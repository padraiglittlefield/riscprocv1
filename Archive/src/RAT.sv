==> flow/design.v <==
typedef enum logic[5:0] {  
    ADD_I = 6'b0,     
    SUB_I,     
    AND_I,    
    OR_I,      
    XOR_I,    
    SLT_I,    
    SLTU_I,   
    SRA_I,    
    SRL_I,    
    SLL_I,    
    MUL_I,    
    ADDI_I,    
    ANDI_I,   
    ORI_I,    
    XORI_I,   
    SLTI_I,   
    SLTIU_I,  
    SRAI_I,   
    SRLI_I,   
    SLLI_I,   
    LUI_I,    
    AUIPC_I,  
    LW_I,     
    SW_I,     
    JAL_I,    
    JR_I,     
    JALR_I,   
    BEQ_I,    
    BNE_I,    
    BLT_I,    
    BGE_I,    
    BLTU_I,   
    BGEU_I,   
    INVALID_I
} instr_op_t;
typedef struct packed {
  instr_op_t decoded_op;        
  logic [3:0] instr_type;             
  logic [2:0] instr_type_immediate;   
  logic [32-1:0] imm_val;
  logic [$clog2(32)-1:0] rd;
  logic [$clog2(32)-1:0] rs1;
  logic [$clog2(32)-1:0] rs2; 
  logic is_br;   
  logic is_jmp; 
  logic rd_mem;  
  logic wr_mem;  
  logic wr_reg;
} decoded_instr_t;
typedef struct packed {
  instr_op_t decoded_op;       
  logic [3:0] instr_type;           
  logic [2:0] instr_type_immediate;  
  logic [32-1:0] imm_val;
  logic [$clog2(128)-1:0] rr_rd;  
  logic [$clog2(128)-1:0] rr_rs1;
  logic [$clog2(128)-1:0] rr_rs2; 
  logic is_br;   
  logic is_jmp; 
  logic rd_mem;  
  logic wr_mem;  
  logic wr_reg;
  logic [$clog2(128)-1:0] prev_alias;  
} decoded_rr_instr_t;
module RAT(
      input clk,
      input rst,
      input logic [($clog2(32) * 1 * 3)-1:0] areg,          
      output logic [($clog2(128) * 1 * 3)-1:0]  preg_alias,   
      input logic [1-1:0] w_en,
      input logic [($clog2(32) * 1)-1:0] dst_areg, 
      input logic [($clog2(128) * 1)-1:0] new_alias
  );
  logic [$clog2(128)-1:0] register_alias_table [0:(32-1)];  
  integer i;
  always@(posedge clk) begin
    if(rst) begin
      for ( i = 0; i < 32; i++) begin
        register_alias_table[i[$clog2(32)-1:0]] <= i[$clog2(128)-1:0];
      end
    end
  end
  genvar k;
  generate  
    for(k = 1; k <= 1; k++) begin
      always@(posedge clk) begin
          if(w_en[k-1] && !rst) begin 
            register_alias_table[dst_areg[(k * $clog2(32))-1:((k-1) * $clog2(32))]] <= new_alias[(k * $clog2(128))-1:((k-1) * $clog2(128))] ; 
          end
      end
    end 
  endgenerate
  genvar j;
  generate
      for( j = 1; j <= 1 * 3; j++) begin
        assign preg_alias[(j * $clog2(128))-1:((j-1) * $clog2(128))] = register_alias_table[areg[(j * $clog2(32))-1:((j-1) * $clog2(32))]]; 
      end
  endgenerate
endmodule
# --- Tool chain data of RAT ---
# Tool output for the design above, in the order of the flow.
# Line numbers count from 1 in the design file above.
# Cell names lack the library's common part.
design:
  top_module: "RAT"
  clock_port: "clk"
  cell_library: "sky130hd"
  pvt_corner: "tt_025C_1v80"

# --- Word level ---
# Yosys after proc, flatten, opt, wreduce and memory -nomap, before mapping. Enables and synchronous resets that opt folds into registers are not counted as muxes. Memory bits, and registers merged into a memory's read port (data or address), are not among the register bits. Print and check cells are not counted. Equal cells are merged and count once.
# Yosys's memory passes give these memory sizes; they may raise the number of words (mostly to a power of two), join words into wider ones and drop unused or constant bits.
classes:
  reduce_logical: 2
  mux: 4
op_table:
  columns: ["operator", "count"]
  rows:
  - ["7-bit 2-to-1 mux", 1]
  - ["5-bit 2-to-1 mux", 1]
  - ["1-bit 2-to-1 mux", 2]
  - ["1-bit logical AND", 1]
  - ["1-bit logical NOT", 1]
bits:
  input_bits: 30
  regBits: 0
  mem_count: 1
  ramBits: 224
mem_list:
  columns: ["memory", "words", "width", "line_no", "text"]
  rows:
  - ["register_alias_table", 32, 7, 75, "logic [$clog2(128)-1:0] register_alias_table [0:(32-1)];"]

# --- Longest topological paths ---
# Depth = most cells in a row (Yosys ltp): at word level without a register or memory, in the mapped netlist without a sequential cell, where the memories' decode and read muxes count.
depth:
  depth_word: 3
  ABC_AREA: 0
  ltp_mapped: 7
  ltp_nobuf: 3

# --- Netlist ---
# Yosys stat after the flow's synthesis: flattened, memories mapped to cells. It holds for the ABC_AREA given above (unset counts as 0); a run with the other value may have another netlist.
# The area totals of this step are shown rounded.
types:
  columns: ["type", "count", "area_total_um2"]
  rows:
  - ["mux4_2", 210, 4.73E+03]
  - ["dfxtp_1", 224, 4.48E+03]
  - ["nand3_1", 150, 750.72]
  - ["o21ai_0", 149, 745.715]
  - ["a21oi_1", 144, 720.691]
  - ["a211o_1", 75, 656.88]
  - ["clkbuf_1", 131, 491.722]
  - ["and3_1", 76, 475.456]
  - ["mux2_2", 21, 236.477]
  - ["buf_6", 15, 168.912]
  - ["nand2_1", 26, 97.594]
  - ["buf_1", 20, 75.072]
  - ["nand3b_1", 8, 60.058]
  - ["buf_2", 10, 50.048]
  - ["and3b_1", 3, 26.275]
  - ["or3b_2", 3, 26.275]
  - ["nand4bb_1", 2, 22.522]
  - ["nor3b_1", 3, 22.522]
# Other cell types: 7; their cells: 8.
mapped:
  ffs: 224
  synth_area_mm2: 0.014
  n_buf: 176
  mapped_cells: 1278

# --- Worst setup path after synthesis ---
# Path of least setup slack by OpenSTA after synthesis, without wires, with an ideal clock, recovery checks aside; 20% of the period is set as input and as output delay. Where synthesis merged equal registers, the netlist keeps one of their names.
synth_timing:
  path_kind: "input-to-output"
  start: "in areg[2]"
  end: "out preg_alias[0]"
  clock_period_ns: 3.31
  path_buffers: 2
  driving_pins: 5
  delay_ns: 1.740
  in_delay_ns: 0.662
  out_delay_ns: 0.662
  t_first_pin_ns: 0.662
  t_arrival_ns: 2.402
  slack_ns: 0.246
  synth_period_reached_ns: 3.064
# "delay_ns" = arrival - input delay + setup time.
# At an output port there is no setup time.
# "driving_pins": output pins that drive a net of the path, with the launching flip-flop's if there is one; two outputs of one cell count as two.
# "synth_period_reached_ns" is the clock period less the worst setup slack; recovery checks do not enter. This is arithmetic on one report: input and output delays are still those of the set period (20% each).
# The rows between start and end are the longest chain of elaborated cells between them; the timing report does not say that the signal goes this way. Where chains are equally long, one stands for them.
# A line is the first line of the expression or statement that the cell stems from. Yosys adds cells for indexed reads and writes and turns some case tables into memories.
# A memory read counts as a cell of the chain, while the word-level depth stops at memories.
synth_between:
  cell_sequence: "clkbuf_1 buf_1 mux4_2 mux4_2 mux2_2"
  elab_chain_cells: 1
  cone_cells: 1
  lines_between: 1
  classes_between: "memory (1)"
synth_rtl:
  columns: ["item", "line_no", "text"]
  rows:
  - ["start, declared", 69, "input logic [($clog2(32) * 1 * 3)-1:0] areg,"]
  - ["memory read 32 x 7 bit", 75, "logic [$clog2(128)-1:0] register_alias_table [0:(32-1)];"]
  - ["end, declared", 70, "output logic [($clog2(128) * 1 * 3)-1:0]  preg_alias,"]

# --- Path in the finished layout ---
# Path of least setup slack in the final report of flow run A (OpenROAD, finished layout, wires in). Where an end is a register, its clock arrival counts in the times.
layout_timing:
  path_kind: "input-to-output"
  start: "in areg[11]"
  end: "out preg_alias[16]"
  driving_pins: 6
  clock_period_ns: 5.34
  t_arrival_ns: 3.53
  in_delay_ns: 1.07
  out_delay_ns: 1.07
  t_first_pin_ns: 1.07
  path_buffers: 3
  slack_ns: 0.74
# The rows between start and end are the longest chain of elaborated cells between them; the timing report does not say that the signal goes this way. Where chains are equally long, one stands for them.
# A memory read counts as a cell of the chain, while the word-level depth stops at memories.
layout_between:
  cell_sequence: "buf_4 buf_12 mux4_2 mux4_2 mux2_2 clkdlybuf4s50_1"
  elab_chain_cells: 1
  cone_cells: 1
  lines_between: 1
  classes_between: "memory (1)"
layout_rtl:
  columns: ["item", "line_no", "text"]
  rows:
  - ["start, declared", 69, "input logic [($clog2(32) * 1 * 3)-1:0] areg,"]
  - ["memory read 32 x 7 bit", 75, "logic [$clog2(128)-1:0] register_alias_table [0:(32-1)];"]
  - ["end, declared", 70, "output logic [($clog2(128) * 1 * 3)-1:0]  preg_alias,"]

Data sheet: physical implementation of RAT

2 stored runs of RAT in the flow (synthesis by Yosys, layout by OpenROAD, sky130hd cells), in arbitrary order. Constraints: input delay and output delay 20% of the set period each, output load 0.01 pF.
"period_reached_ns": clock period set for the run, less the worst setup slack. It is reckoned from that one timing run; input and output delays stay at 20% of the period that was set.
"design_power_w" rests on the timing tool's default activity at the inputs, not on a simulated workload.
Results are given in rounded form.

--- flow run A ---
==> flow/run.sh <==
#!/bin/bash
# the make line also repeats the synthesis and layout settings of config.mk as NAME=value (left out here)
make -C /OpenROAD-flow-scripts/flow DESIGN_CONFIG=/design/flow/config.mk WORK_HOME=/design/flow/orfs CLKGATE_MAP_FILE= finish
==> flow/config.mk <==
export PLATFORM = sky130hd
export DESIGN_NAME = RAT
export DESIGN_NICKNAME = RAT
export VERILOG_FILES = /design/flow/design.v
export SDC_FILE = /design/flow/constraint.sdc
export NUM_CORES = 4
export LEC_CHECK = 0
export ABC_AREA = 0
export CAP_MARGIN = 20
export CELL_PAD_IN_SITES_GLOBAL_PLACEMENT = 2
export CORE_ASPECT_RATIO = 1.61
export CORE_MARGIN = 4
export CORE_UTILIZATION = 55
export MIN_ROUTING_LAYER = met1
export PLACE_DENSITY_LB_ADDON = 0.02
export SETUP_SLACK_MARGIN = -0.21
export SLEW_MARGIN = 20
==> flow/constraint.sdc <==
create_clock -name core_clock -period 5.34 [get_ports {clk}]
set_input_delay 1.0680 -clock core_clock [delete_from_list [all_inputs] [get_ports {clk}]]
set_output_delay 1.0680 -clock core_clock [all_outputs]
set_load 0.01 [all_outputs]

==> results, as YAML <==
results:
  post_route_stdcell_area_mm2: 0.015
  period_reached_ns: 4.597
  yosys_chip_area_mm2: 0.014
  design.die.area_mm2: 0.028
  design_power_w: 0.004
  timing.setup.ws_ns: 0.74
  final_util_frac: 0.62
  setupTns_ns: 0.000

--- flow run B ---
==> flow/run.sh <==
#!/bin/bash
# the make line also repeats the synthesis and layout settings of config.mk as NAME=value (left out here)
make -C /OpenROAD-flow-scripts/flow DESIGN_CONFIG=/design/flow/config.mk WORK_HOME=/design/flow/orfs CLKGATE_MAP_FILE= finish
==> flow/config.mk <==
export PLATFORM = sky130hd
export DESIGN_NAME = RAT
export DESIGN_NICKNAME = RAT
export VERILOG_FILES = /design/flow/design.v
export SDC_FILE = /design/flow/constraint.sdc
export NUM_CORES = 4
export LEC_CHECK = 0
export CAP_MARGIN = 40
export CELL_PAD_IN_SITES_DETAIL_PLACEMENT = 0
export CORE_ASPECT_RATIO = 1.57
export CORE_MARGIN = 2
export CORE_UTILIZATION = 37
export CTS_CLUSTER_DIAMETER = 276
export GPL_ROUTABILITY_DRIVEN = 0
export GPL_TIMING_DRIVEN = 1
export PLACE_DENSITY_LB_ADDON = 0.07
export SETUP_SLACK_MARGIN = 0.87
export SLEW_MARGIN = 20
export TNS_END_PERCENT = 35
==> flow/constraint.sdc <==
create_clock -name core_clock -period 5.83 [get_ports {clk}]
set_input_delay 1.1660 -clock core_clock [delete_from_list [all_inputs] [get_ports {clk}]]
set_output_delay 1.1660 -clock core_clock [all_outputs]
set_load 0.01 [all_outputs]

==> results, as YAML <==
results:
  post_route_stdcell_area_mm2: 0.016
  period_reached_ns: 4.895
  yosys_chip_area_mm2: 0.014
  design.die.area_mm2: 0.039
  design_power_w: 0.0037
  timing.setup.ws_ns: 0.94
  final_util_frac: 0.42
  setupTns_ns: 0.000
