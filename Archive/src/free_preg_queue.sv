==> flow/design.v <==
typedef enum logic[5:0] {  
    ADD_I = 6'b0,     
    SUB_I,     
    AND_I,    
    OR_I,      
    XOR_I,    
    SLT_I,    
    SLTU_I,   
    SRA_I,    
    SRL_I,    
    SLL_I,    
    MUL_I,    
    ADDI_I,    
    ANDI_I,   
    ORI_I,    
    XORI_I,   
    SLTI_I,   
    SLTIU_I,  
    SRAI_I,   
    SRLI_I,   
    SLLI_I,   
    LUI_I,    
    AUIPC_I,  
    LW_I,     
    SW_I,     
    JAL_I,    
    JR_I,     
    JALR_I,   
    BEQ_I,    
    BNE_I,    
    BLT_I,    
    BGE_I,    
    BLTU_I,   
    BGEU_I,   
    INVALID_I
} instr_op_t;
typedef struct packed {
  instr_op_t decoded_op;        
  logic [3:0] instr_type;             
  logic [2:0] instr_type_immediate;   
  logic [32-1:0] imm_val;
  logic [$clog2(32)-1:0] rd;
  logic [$clog2(32)-1:0] rs1;
  logic [$clog2(32)-1:0] rs2; 
  logic is_br;   
  logic is_jmp; 
  logic rd_mem;  
  logic wr_mem;  
  logic wr_reg;
} decoded_instr_t;
typedef struct packed {
  instr_op_t decoded_op;       
  logic [3:0] instr_type;           
  logic [2:0] instr_type_immediate;  
  logic [32-1:0] imm_val;
  logic [$clog2(128)-1:0] rr_rd;  
  logic [$clog2(128)-1:0] rr_rs1;
  logic [$clog2(128)-1:0] rr_rs2; 
  logic is_br;   
  logic is_jmp; 
  logic rd_mem;  
  logic wr_mem;  
  logic wr_reg;
  logic [$clog2(128)-1:0] prev_alias;  
} decoded_rr_instr_t;
module free_preg_queue#(
    parameter DEPTH = 128
) (
    input logic clk,
    input logic rst,
    input logic w_en,
    input logic r_en,
    input logic [($clog2(128))-1:0]  preg_in,   
    output logic  [($clog2(128) * 1)-1:0] preg_out,
    output logic full,
    output logic empty
);
logic [$clog2(DEPTH):0] w_ptr, r_ptr;
logic [($clog2(128))-1:0] free_queue[0:(1 << $clog2(DEPTH))-1];   
logic empty_int; 
logic full_or_empty;
assign empty_int = (w_ptr[$clog2(DEPTH)] == r_ptr[$clog2(DEPTH)]);
assign full_or_empty  =(w_ptr[$clog2(DEPTH)-1:0] == r_ptr[$clog2(DEPTH)-1:0]);
assign full = full_or_empty & !empty_int;
assign empty = full_or_empty & empty_int;
integer i;
always@(posedge clk) begin
  if(rst) begin
    w_ptr <= 8'd128; 
    for ( i = 0; i < 7'd64; i++) begin
        free_queue[i[6:0]] <= i[6:0]; 
    end
    for ( i = 64; i < 8'd128; i++) begin
        free_queue[i[6:0]] <= i[6:0]; 
    end
  end else if(w_en & !full) begin
        w_ptr   <= w_ptr + 1;
        free_queue[w_ptr[$clog2(DEPTH)-1:0]] <= preg_in;
    end
end
always@(posedge clk) begin
    if(rst) begin
        r_ptr   <= 0;
    end else if(r_en & !empty) begin
        r_ptr   <= r_ptr + 1;
    end   
end 
genvar j;
generate
    for( j = 1; j <= 1; j++) begin
        assign preg_out [(j * $clog2(128))-1:((j-1) * $clog2(128))] = free_queue[r_ptr[$clog2(DEPTH)-1:0] + (j-1)];
    end
endgenerate
endmodule
# Reports on free_preg_queue
# Tool output for the design above, in the order of the flow.
# Lines are those of the file above, counted from 1.
# Operators: Yosys type, input widths -> output width; for muxes data width and select width s.
# Cell names lack the library's common part.
# Not given: --
# setup
top	free_preg_queue
clock	clk
cell_library	sky130hd
corner	tt_025C_1v80

# After elaboration
# Source: Yosys, flattened and elaborated, memories not mapped. Widths are those after wreduce. Print and check cells do not count. Equal cells are merged and count once.
# Yosys's memory passes give these memory sizes; they may raise the number of words (mostly to a power of two), join words into wider ones and drop unused or constant bits.
# word_totals
register_bits	16
latch_bits	0
ramBits	896
rom_bits	0
memories	1
out_inout_bits	9
# classes
addsub	2
mul	0
n_div	0
n_cmp	0
n_eq	2
shifts	0
n_mux	9
bitwise	4
reduce_logical	3
# mem_list
name	words	word_bits	line_no	rtl
free_queue	128	7	79	logic [($clog2(128))-1:0] free_queue[0:(1 << $clog2(DEPTH))-1];
# op_table
cell	n
$mux 7	6
$add 8x1->8 const B	2
$eq 7x7->1	1
$and 1x1->1	4
$logic_not 1->1	3
$mux 1	3
$eq 1x1->1	1

# Longest topological paths
# Yosys ltp: most cells in a row. Word level: on the elaborated netlist, between registers, memories and ports. Mapped: between sequential cells and ports; inverters and the memories' decode and read muxes count.
# logic_depth
ltp_word	7
abc_area	0
ltp_mapped	9

# Mapped cells and area
# Yosys stat after the flow's synthesis: flattened, memories mapped to cells. It holds for the ABC_AREA given above (unset counts as 0); a run with the other value may have another netlist.
# The area totals of this step are shown rounded.
# by_type
type	n	area_total_um2
edfxtp_1	896	2.69E+04
mux4_2	294	6621.35
nor2_1	548	2.06E+03
nand2_1	544	2.04E+03
clkbuf_1	180	675.648
dfxtp_1	23	460.442
o21ai_0	69	345.331
o31ai_1	39	292.781
a21o_1	32	240.23
buf_1	30	112.608
mux2_2	7	78.826
buf_2	14	70.067
xnor2_1	8	70.067
or3_1	10	62.56
nor3_1	11	55.053
or4_1	7	52.55
a21oi_1	9	45.043
buf_4	6	45.043
# Not listed: further types 18, cells in them 48.
# mapped
mapped_cells	2775
synth_area_um2	40600
sequential_area_um2	27400
ffs	919

# Timing after synthesis
# Source: OpenSTA report_checks on the synthesized netlist (no wires, ideal clock, input and output delay 20% of the period each), path of least setup slack; recovery checks are left aside. Register names are those of the netlist, which keeps one name where synthesis merged equal registers.
# synth_path
path_type	register to output
startpoint	reg (no name shown)
endpoint	out preg_out[0]
clock_period_ns	4.54
launch_ns	0.000
arrival_ns	2.727
setup_slack_ns	0.905
path_delay_ns	2.727
path_stages	7
synth_period_reached_ns	3.635
# "path_delay_ns" is the arrival time less input delay plus setup time.
# At an output port there is no setup time.
# "path_stages": output pins that drive a net of the path, with the launching flip-flop's if there is one; two outputs of one cell count as two.
# "synth_period_reached_ns" = period - worst setup slack (recovery checks aside). The figure is calculated, with input and output delays left at 20% of the set period.
# synth_via
cell_sequence	dfxtp_1 > buf_2 > buf_1 > mux4_2 > mux4_2 > mux4_2 > mux2_2
# synth_rtl
element	line_no	rtl
end, declared	74	output logic  [($clog2(128) * 1)-1:0] preg_out,
# Chain of elaborated cells between the ends: none given.

# Worst path after layout
# From the final timing report of job 2: the path of least setup slack in the routed layout; clock arrival at registers is part of the times.
# layout_path
path_type	register to output
startpoint	reg (no name shown)
endpoint	out preg_out[3]
clock_period_ns	3.63
launch_ns	0.69
arrival_ns	3.71
setup_slack_ns	-0.81
path_stages	10
# layout_via
cell_sequence	dfxtp_4 > buf_12 > buf_12 > buf_8 > buf_12 > mux4_2 > mux4_2 > mux4_2 > mux2_4 > buf_6
# layout_rtl
element	line_no	rtl
end, declared	74	output logic  [($clog2(128) * 1)-1:0] preg_out,
# Chain of elaborated cells between the ends: none given.

# Settings and measured results of 2 stored flow runs for module free_preg_queue (sky130hd), not sorted in any way. The constraints put input and output delay at 20% of the set period each and load the outputs with 0.01 pF.
# By "worst_setup_path_time_ns" is meant the share of the clock period that the worst setup path is allowed (20% is reserved at inputs, 20% at outputs), minus its slack. Clock arrival times at its registers enter into it.
# Results are given in rounded form.
# A setting shown as -- is not set for that run.
# A result given as -- is not shown for that run.
run	period_ns	CORE_UTILIZATION	SETUP_SLACK_MARGIN	PLACE_DENSITY_LB_ADDON	CORE_MARGIN	CELL_PAD_IN_SITES_GLOBAL_PLACEMENT	TNS_END_PERCENT	GPL_TIMING_DRIVEN	GPL_ROUTABILITY_DRIVEN	CTS_CLUSTER_DIAMETER	CAP_MARGIN	MIN_ROUTING_LAYER	MAX_ROUTING_LAYER	SLEW_MARGIN	CORE_ASPECT_RATIO	CELL_PAD_IN_SITES_DETAIL_PLACEMENT	synthArea_um2	timing.setup.tns_ns	util_pct	hold_ws_ns	timing.setup.ws_ns	worst_setup_path_time_ns	path_kind	design.die.area_um2
job 1	6.14	64	0.08	0.24	7	3	30	1	0	170	35	met1	met5	20	--	--	--	--	--	--	--	--	--	--
job 2	3.63	48	--	0.05	10	--	--	1	1	330	20	--	--	20	1.56	1	40600	-5.39	56.2	0.528	-0.808	3.71	register to output	96900
# Job 1: did not finish, placement stopped with FLW-0024
